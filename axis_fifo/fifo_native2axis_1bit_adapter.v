==> flow/design.v <==
module fifo_native2axis_1bit_adapter #(
	parameter DATA_WIDTH = 36
	)(
	input 					m_clk,
	input 					m_rst,
	output 					s_ready,
	input 					fifo_full,
	input [DATA_WIDTH-1:0] 	fifo_data,
	input 					fifo_valid,
	output 					fifo_rden,
	output [DATA_WIDTH-1:0] m_payload,
	output 					m_valid,
	input 					m_ready
	);
	assign s_ready = ~fifo_full;
	reg 					buf_valid = 0;
	reg [DATA_WIDTH-1:0] 	buf_data  = 0;
	always @(posedge m_clk) begin
		if(m_rst) begin
			buf_valid 	<= 0;
		end
		if((~m_ready) && fifo_valid && (~buf_valid)) begin
			buf_valid 	<= fifo_valid;
			buf_data  	<= fifo_data;
		end
		else if(m_ready && buf_valid) begin
			buf_valid 	<= 0;
		end
	end
	assign m_payload 	= buf_valid ? buf_data : fifo_data;
	assign m_valid 		= buf_valid || fifo_valid;
	assign fifo_rden 	= ((~buf_valid)&&(~fifo_valid))|| m_ready;
	assign s_ready		= ~fifo_full;
endmodule
# Reports on fifo_native2axis_1bit_adapter
# Tool output for the design above, in the order of the flow.
# Line numbers count from 1 in the design file above.
# Library cell names are shortened.
setup:
  top_module: "fifo_native2axis_1bit_adapter"
  clk_port: "m_clk"
  cell_library: "sky130hd"
  pvt_corner: "tt_025C_1v80"

# Word level
# Counts by Yosys on the flattened word-level netlist (proc, flatten, opt, wreduce; memories kept). Register bits leave out memories and registers merged into their read ports (data or address). Print and check cells are left out. Cells with the same type and inputs are merged into one.
bits:
  ff_bits: 37
  out_inout_bits: 39
classes:
  n_mux: 4
  logic: 4
  n_reduce_logical: 7
ops:
  columns: ["cell", "count"]
  rows:
  - ["2-to-1 mux 36 bit", 1]
  - ["logical AND 1 bit", 4]
  - ["inverter 1 bit", 4]
  - ["nonzero test 3 bit", 1]
  - ["2-to-1 mux 1 bit", 3]
  - ["logical OR 1 bit", 2]

# Depth
# Yosys ltp: most cells in a row. Word level: on the elaborated netlist, between registers, memories and ports. Mapped: between sequential cells and ports; inverters and the memories' decode and read muxes count.
logic_depth:
  depth_word: 4
  ABC_AREA: 0
  mapped_depth: 3
  ltp_nobuf: 2

# Netlist
# The flow's flattened synthesis, as Yosys stat reports it; memories are mapped. The netlist is that of the ABC_AREA named above (0 if unset); the other value can give another one.
# The area totals of this step are shown rounded.
by_type:
  columns: ["type", "count", "type_area_um2"]
  rows:
  - ["edfxtp_1", 37, 1.11E+03]
  - ["mux2_2", 28, 315.302]
  - ["mux2_4", 8, 120.115]
  - ["buf_6", 2, 22.522]
  - ["buf_4", 2, 15.014]
  - ["nor3b_2", 1, 12.512]
  - ["a211o_1", 1, 8.758]
  - ["nor3b_1", 1, 7.507]
  - ["nand2b_1", 1, 6.256]
  - ["or2_2", 1, 6.256]
  - ["inv_1", 1, 3.754]
synth_totals:
  mapped_cells: 83
  yosys_area_um2: 1600
  seq_area_um2: 1100
  ff_cells: 37
  buf_cells: 4

# Path before layout
# Path of least setup slack by OpenSTA after synthesis, without wires, with an ideal clock, recovery checks aside; 20% of the period is set as input and as output delay. Where synthesis merged equal registers, the netlist keeps one of their names.
synth_path:
  kind: "register to register"
  start: "register buf_valid"
  end: "register buf_valid"
  tclk_ps: 2740
  launch_ps: 0
  arrival_time_ps: 2274
  required_ps: 2442
  slack_ps: 168
  delay_ps: 2572
  stages: 4
  period_less_setup_slack_ps: 2572
# "delay_ps" is the arrival time less input delay plus setup time.
# "stages" counts driving pins, that of a launching flip-flop among them; a cell with two outputs on the path counts twice.
# "period_less_setup_slack_ps" = period - worst setup slack (recovery checks aside). The figure is calculated, with input and output delays left at 20% of the set period.
# The rows between start and end are the longest chain of elaborated cells between them; the timing report does not say that the signal goes this way. Where chains are equally long, one stands for them.
# A line is the first line of the expression or statement that the cell stems from. Yosys adds cells for indexed reads and writes and turns some case tables into memories.
# A register here has more assigning lines than the two given.
# Only ways into the end's enable, where the timed path ends, are counted here.
synth_via:
  cell_sequence: "edfxtp_1 buf_6 nor3b_2 a211o_1"
  elab_chain_cells: 3
synth_lines:
  columns: ["element", "line", "rtl"]
  rows:
  - ["start: declaration", 16, "reg buf_valid = 0;"]
  - ["start: assignment", 20, "buf_valid <= 0;"]
  - ["start: assignment", 23, "buf_valid <= fifo_valid;"]
  - ["inverter 1 bit", 22, "if((~m_ready) && fifo_valid && (~buf_valid)) begin"]
  - ["logical AND 1 bit", 22, null]
  - ["nonzero test 3 bit", null, null]
  - ["end: assignment", 20, null]
  - ["end: assignment", 23, null]
  - ["end: declaration", 16, null]

# Top module fifo_native2axis_1bit_adapter; platform sky130hd; tools Yosys and OpenROAD; 2 stored runs in no particular order. Input and output delays are each 20% of the period that was set; the output load is 0.01 pF.
runs:
  - name: "run A"
    settings:
      period_ns: 5.27
      CORE_UTILIZATION: 70
      SETUP_SLACK_MARGIN: 1.01
      PLACE_DENSITY: 0.38
      CORE_ASPECT_RATIO: 1.63
      CORE_MARGIN: 3
      CTS_CLUSTER_SIZE: 20
      CAP_MARGIN: 20
      SLEW_MARGIN: 20
    outcome: "no results, placement failed with GPL-0301"
  - name: "run B"
    settings:
      period_ns: 5.09
      CORE_UTILIZATION: 59
      SETUP_SLACK_MARGIN: -0.09
      PLACE_DENSITY: 0.74
      CORE_MARGIN: 3
      ABC_AREA: 0
      GPL_TIMING_DRIVEN: 0
      CTS_CLUSTER_DIAMETER: 374
      SLEW_MARGIN: 0
      MAX_ROUTING_LAYER: "met4"
      CAP_MARGIN: 20
    outcome: "no results, placement failed with DPL-0033"
